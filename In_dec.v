==> flow/design.v <==
`timescale 1ns / 1ps
module value_ROM(
    input [9:0] some_value, 
    input en,
    input newframe,
    output [7:0] exit_value
);
reg [3:0] units;
reg [3:0] dozens;
reg [3:0] hundreds;
reg [11:0] value;
assign exit_value = value;
always @(posedge newframe) begin
    units <= some_value % 10;
    dozens <= (some_value / 10) % 10;
    hundreds <= some_value / 100;
    case(units)
        4'd0: value[3:0] = 4'd0;
        4'd1: value[3:0] = 4'd1;
        4'd2: value[3:0] = 4'd2;
        4'd3: value[3:0] = 4'd3;
        4'd4: value[3:0] = 4'd4;
        4'd5: value[3:0] = 4'd5;
        4'd6: value[3:0] = 4'd6;
        4'd7: value[3:0] = 4'd7;
        4'd8: value[3:0] = 4'd8;
        4'd9: value[3:0] = 4'd9;
    endcase
    case(dozens)
        4'd0: value[7:4] = 4'd0;
        4'd1: value[7:4] = 4'd1;
        4'd2: value[7:4] = 4'd2;
        4'd3: value[7:4] = 4'd3;
        4'd4: value[7:4] = 4'd4;
        4'd5: value[7:4] = 4'd5;
        4'd6: value[7:4] = 4'd6;
        4'd7: value[7:4] = 4'd7;
        4'd7: value[7:4] = 4'd7;
        4'd8: value[7:4] = 4'd8;
        4'd9: value[7:4] = 4'd9;
    endcase
    case(hundreds)
        4'd0: value[11:8] = 4'd0;
        4'd1: value[11:8] = 4'd1;
        4'd2: value[11:8] = 4'd2;
        4'd3: value[11:8] = 4'd3;
        4'd4: value[11:8] = 4'd4;
        4'd5: value[11:8] = 4'd5;
        4'd6: value[11:8] = 4'd6;
        4'd7: value[11:8] = 4'd7;
        4'd7: value[11:8] = 4'd7;
        4'd8: value[11:8] = 4'd8;
        4'd9: value[11:8] = 4'd9;
    endcase
end
endmodule
## Tool chain data of value_ROM

Tool output for the design above, in the order of the flow.
Line numbers count from 1 in the design file above.
Cell names lack the library's common part.
Not given: n/a

- Top module: value_ROM
- Clock input: newframe
- Library: sky130hd
- Timing corner: tt_025C_1v80

## Elaborated design

Source: Yosys, flattened and elaborated, memories not mapped. Widths are those after wreduce. Registers that Yosys merges into a memory's read port (data or address) are not register bits. Print and check cells do not count. Equal cells are merged and count once.

- Flip-flop bits (word level): 16
- Output and inout port bits: 8

- Divide/modulo/power cells: 3
- Equal/unequal tests: 18
- Multiplexer cells: 2
- Reductions and logical operators: 4

Operator list:

| cell | count |
|---|---|
| 10-bit by 4-bit divider with 32-bit output with constant B | 1 |
| 10-bit by 4-bit remainder unit with 32-bit output with constant B | 1 |
| 32-bit by 4-bit remainder unit with 32-bit output with constant B | 1 |
| 4-bit parallel mux with 10-bit select | 2 |
| 4-bit by 3-bit == test with 1-bit output with constant B | 8 |
| 10-bit nonzero test | 2 |
| 4-bit by 2-bit == test with 1-bit output with constant B | 4 |
| 4-bit == test with constant B | 4 |
| 4-bit by 1-bit == test with 1-bit output with constant B | 2 |
| 4-bit logical NOT | 2 |

## Depth

Depth = most cells in a row (Yosys ltp): at word level without a register or memory, in the mapped netlist without a sequential cell, where the memories' decode and read muxes count.

- Word-level depth: 2
- ABC_AREA: 0
- Depth in mapped cells: 30
- Mapped depth without buffers: 26

## Netlist

Yosys stat after the flow's synthesis: flattened, memories mapped to cells. It holds for the ABC_AREA given above (unset counts as 0); a run with the other value may have another netlist.
Totals and module areas in this step are rounded.

Cells by type:

| cell | count | total area (um^2) |
|---|---|---|
| edfxtp_1 | 8 | 240.23 |
| dfxtp_1 | 8 | 160.154 |
| o21ai_0 | 24 | 120.115 |
| ha_1 | 9 | 112.608 |
| nand2_1 | 29 | 108.854 |
| xnor2_1 | 11 | 96.342 |
| a21oi_1 | 19 | 95.091 |
| nor2_1 | 25 | 93.84 |
| a21o_1 | 8 | 60.058 |
| o22ai_1 | 9 | 56.304 |
| or3_1 | 9 | 56.304 |
| o21a_1 | 7 | 52.55 |
| nor2b_1 | 8 | 50.048 |
| nor3_1 | 10 | 50.048 |
| clkbuf_1 | 12 | 45.043 |
| nand3_1 | 9 | 45.043 |
| mux2i_1 | 4 | 40.038 |
| a22oi_1 | 5 | 37.536 |

Not listed: further types 57, cells in them 127.

- Mapped cells: 341
- Synthesis area: 2490 um^2
- Sequential area: 400.4 um^2
- Flip-flops: 16
- Buffer cells: 22

## Worst setup path after synthesis

Path of least setup slack by OpenSTA after synthesis, without wires, with an ideal clock, recovery checks aside; 20% of the period is set as input and as output delay. Where synthesis merged equal registers, the netlist keeps one of their names.

- Path type: input port to flip-flop
- From: in some_value[8]
- To: reg dozens[3]
- Clock period: 10300 ps
- Input delay: 2060 ps
- Setup time: 123 ps
- Arrival time: 7435 ps
- Slack: 2742 ps
- Path delay: 5498 ps
- Driving pins on the path: 29
- Synthesis period reached: 7558 ps

"path delay" is the arrival time less input delay plus setup time.
"driving pins on the path": output pins that drive a net of the path, with the launching flip-flop's if there is one; two outputs of one cell count as two.
"synthesis period reached" is the clock period less the worst setup slack; recovery checks do not enter. This is arithmetic on one report: input and output delays are still those of the set period (20% each).
The rows between start and end are the longest chain of elaborated cells between them; the timing report does not say that the signal goes this way. Where chains are equally long, one stands for them.
A line is the first line of the expression or statement that the cell stems from. Yosys adds cells for indexed reads and writes and turns some case tables into memories.

- Cells stage by stage: or2_4 ha_1 and2b_1 maj3_1 a21o_1 a21o_1 nor4_1 o22ai_1 or2_1 buf_4 inv_2 buf_2 nand4_1 or4b_1 nor4_2 buf_2 o21ai_0 ha_1 o21ai_0 o21ai_0 o21a_1 o22ai_1 a21oi_1 nor3_1 o21ai_4 xnor2_1 ha_1 a21oi_2 xor2_1
- Cells in the longest elaborated chain: 2

RTL lines, path post-synthesis:

| item | RTL line | RTL |
|---|---|---|
| start: declaration | 3 | `input [9:0] some_value,` |
| 10-bit by 4-bit divider with 32-bit output | 15 | `dozens <= (some_value / 10) % 10;` |
| 32-bit by 4-bit remainder unit with 32-bit output | 15 |  |
| end: assignment | 15 |  |
| end: declaration | 9 | `reg [3:0] dozens;` |

## Timing after layout

From the final timing report of stored run 1: the path of least setup slack in the routed layout; clock arrival at registers is part of the times.
The path's times are printed in steps of 10 ps; the period is the one set.

- Path type: input port to flip-flop
- From: in some_value[9]
- To: reg dozens[2]
- Clock period: 9210 ps
- Input delay: 1840 ps
- Setup time: 70 ps
- Arrival time: 8240 ps
- Slack: 1140 ps
- Driving pins on the path: 23

The rows between start and end are the longest chain of elaborated cells between them; the timing report does not say that the signal goes this way. Where chains are equally long, one stands for them.

- Cells stage by stage: clkdlybuf4s50_1 ha_1 nand2b_1 and3_1 or3_1 or3_1 a21oi_2 o22a_2 or2_1 inv_2 maj3_2 a21o_4 nor4_2 o21ai_0 ha_1 a221o_1 a21oi_1 nor3_1 buf_4 a21o_1 a32o_1 nand2_1 mux2i_1
- Cells in the longest elaborated chain: 2

RTL lines, path after layout:

| item | RTL line | RTL |
|---|---|---|
| start: declaration | 3 | `input [9:0] some_value,` |
| 10-bit by 4-bit divider with 32-bit output | 15 | `dozens <= (some_value / 10) % 10;` |
| 32-bit by 4-bit remainder unit with 32-bit output | 15 |  |
| end: assignment | 15 |  |
| end: declaration | 9 | `reg [3:0] dozens;` |

Add stored flow runs of value_ROM

Settings and measured results of 2 stored flow runs for module value_ROM (sky130hd), not sorted in any way. The constraints put input and output delay at 20% of the set period each and load the outputs with 0.01 pF.
"achieved period" means the clock period less the worst setup slack. The figure is calculated, with input and output delays left at 20% of the set period.
"critical setup path time" = time allowed to the worst setup path (clock period - input delay - output delay, where it has them) - its slack; a late launch clock adds to it, a late capture clock takes from it.
"total power of the final layout": no workload was simulated; the value follows from the tool's default switching activity.
"critical setup path time" is given in steps of 10 ps.
Measured values are rounded.
Settings: - = not set for that run.

| name | stored run 1 | stored run 2 |
|---|---|---|
| period_ns | 9.21 | 5.02 |
| CORE_UTILIZATION | 34 | 25 |
| PLACE_DENSITY_LB_ADDON | 0.01 | 0.11 |
| CORE_MARGIN | 10 | 2 |
| CELL_PAD_IN_SITES_DETAIL_PLACEMENT | 0 | - |
| ABC_AREA | 0 | - |
| CTS_CLUSTER_SIZE | 83 | - |
| CAP_MARGIN | 40 | 20 |
| SLEW_MARGIN | 35 | 20 |
| MAX_ROUTING_LAYER | met5 | met5 |
| SETUP_SLACK_MARGIN | - | 1.45 |
| CORE_ASPECT_RATIO | - | 1.43 |
| MIN_ROUTING_LAYER | - | met1 |
| Yosys chip area after synthesis (um^2) | 2490 | 2490 |
| total power of the final layout (W) | 0.0005316 | 0.001315 |
| worst hold slack after layout (ps) | 503 | 502 |
| setup slack of the worst path (ps) | 1138 | -818 |
| setup total negative slack (ps) | 0 | -3413 |
| critical setup path time (ps) | 6230 | 4830 |
| worst path kind | input port to flip-flop | input port to flip-flop |
| die size (um^2) | 11150 | 10790 |
| achieved period (ps) | 8072 | 5838 |
| standard-cell area of the final layout (um^2) | 2846 | 4080 |
| utilization in the final report (%) | 39.7 | 42.1 |
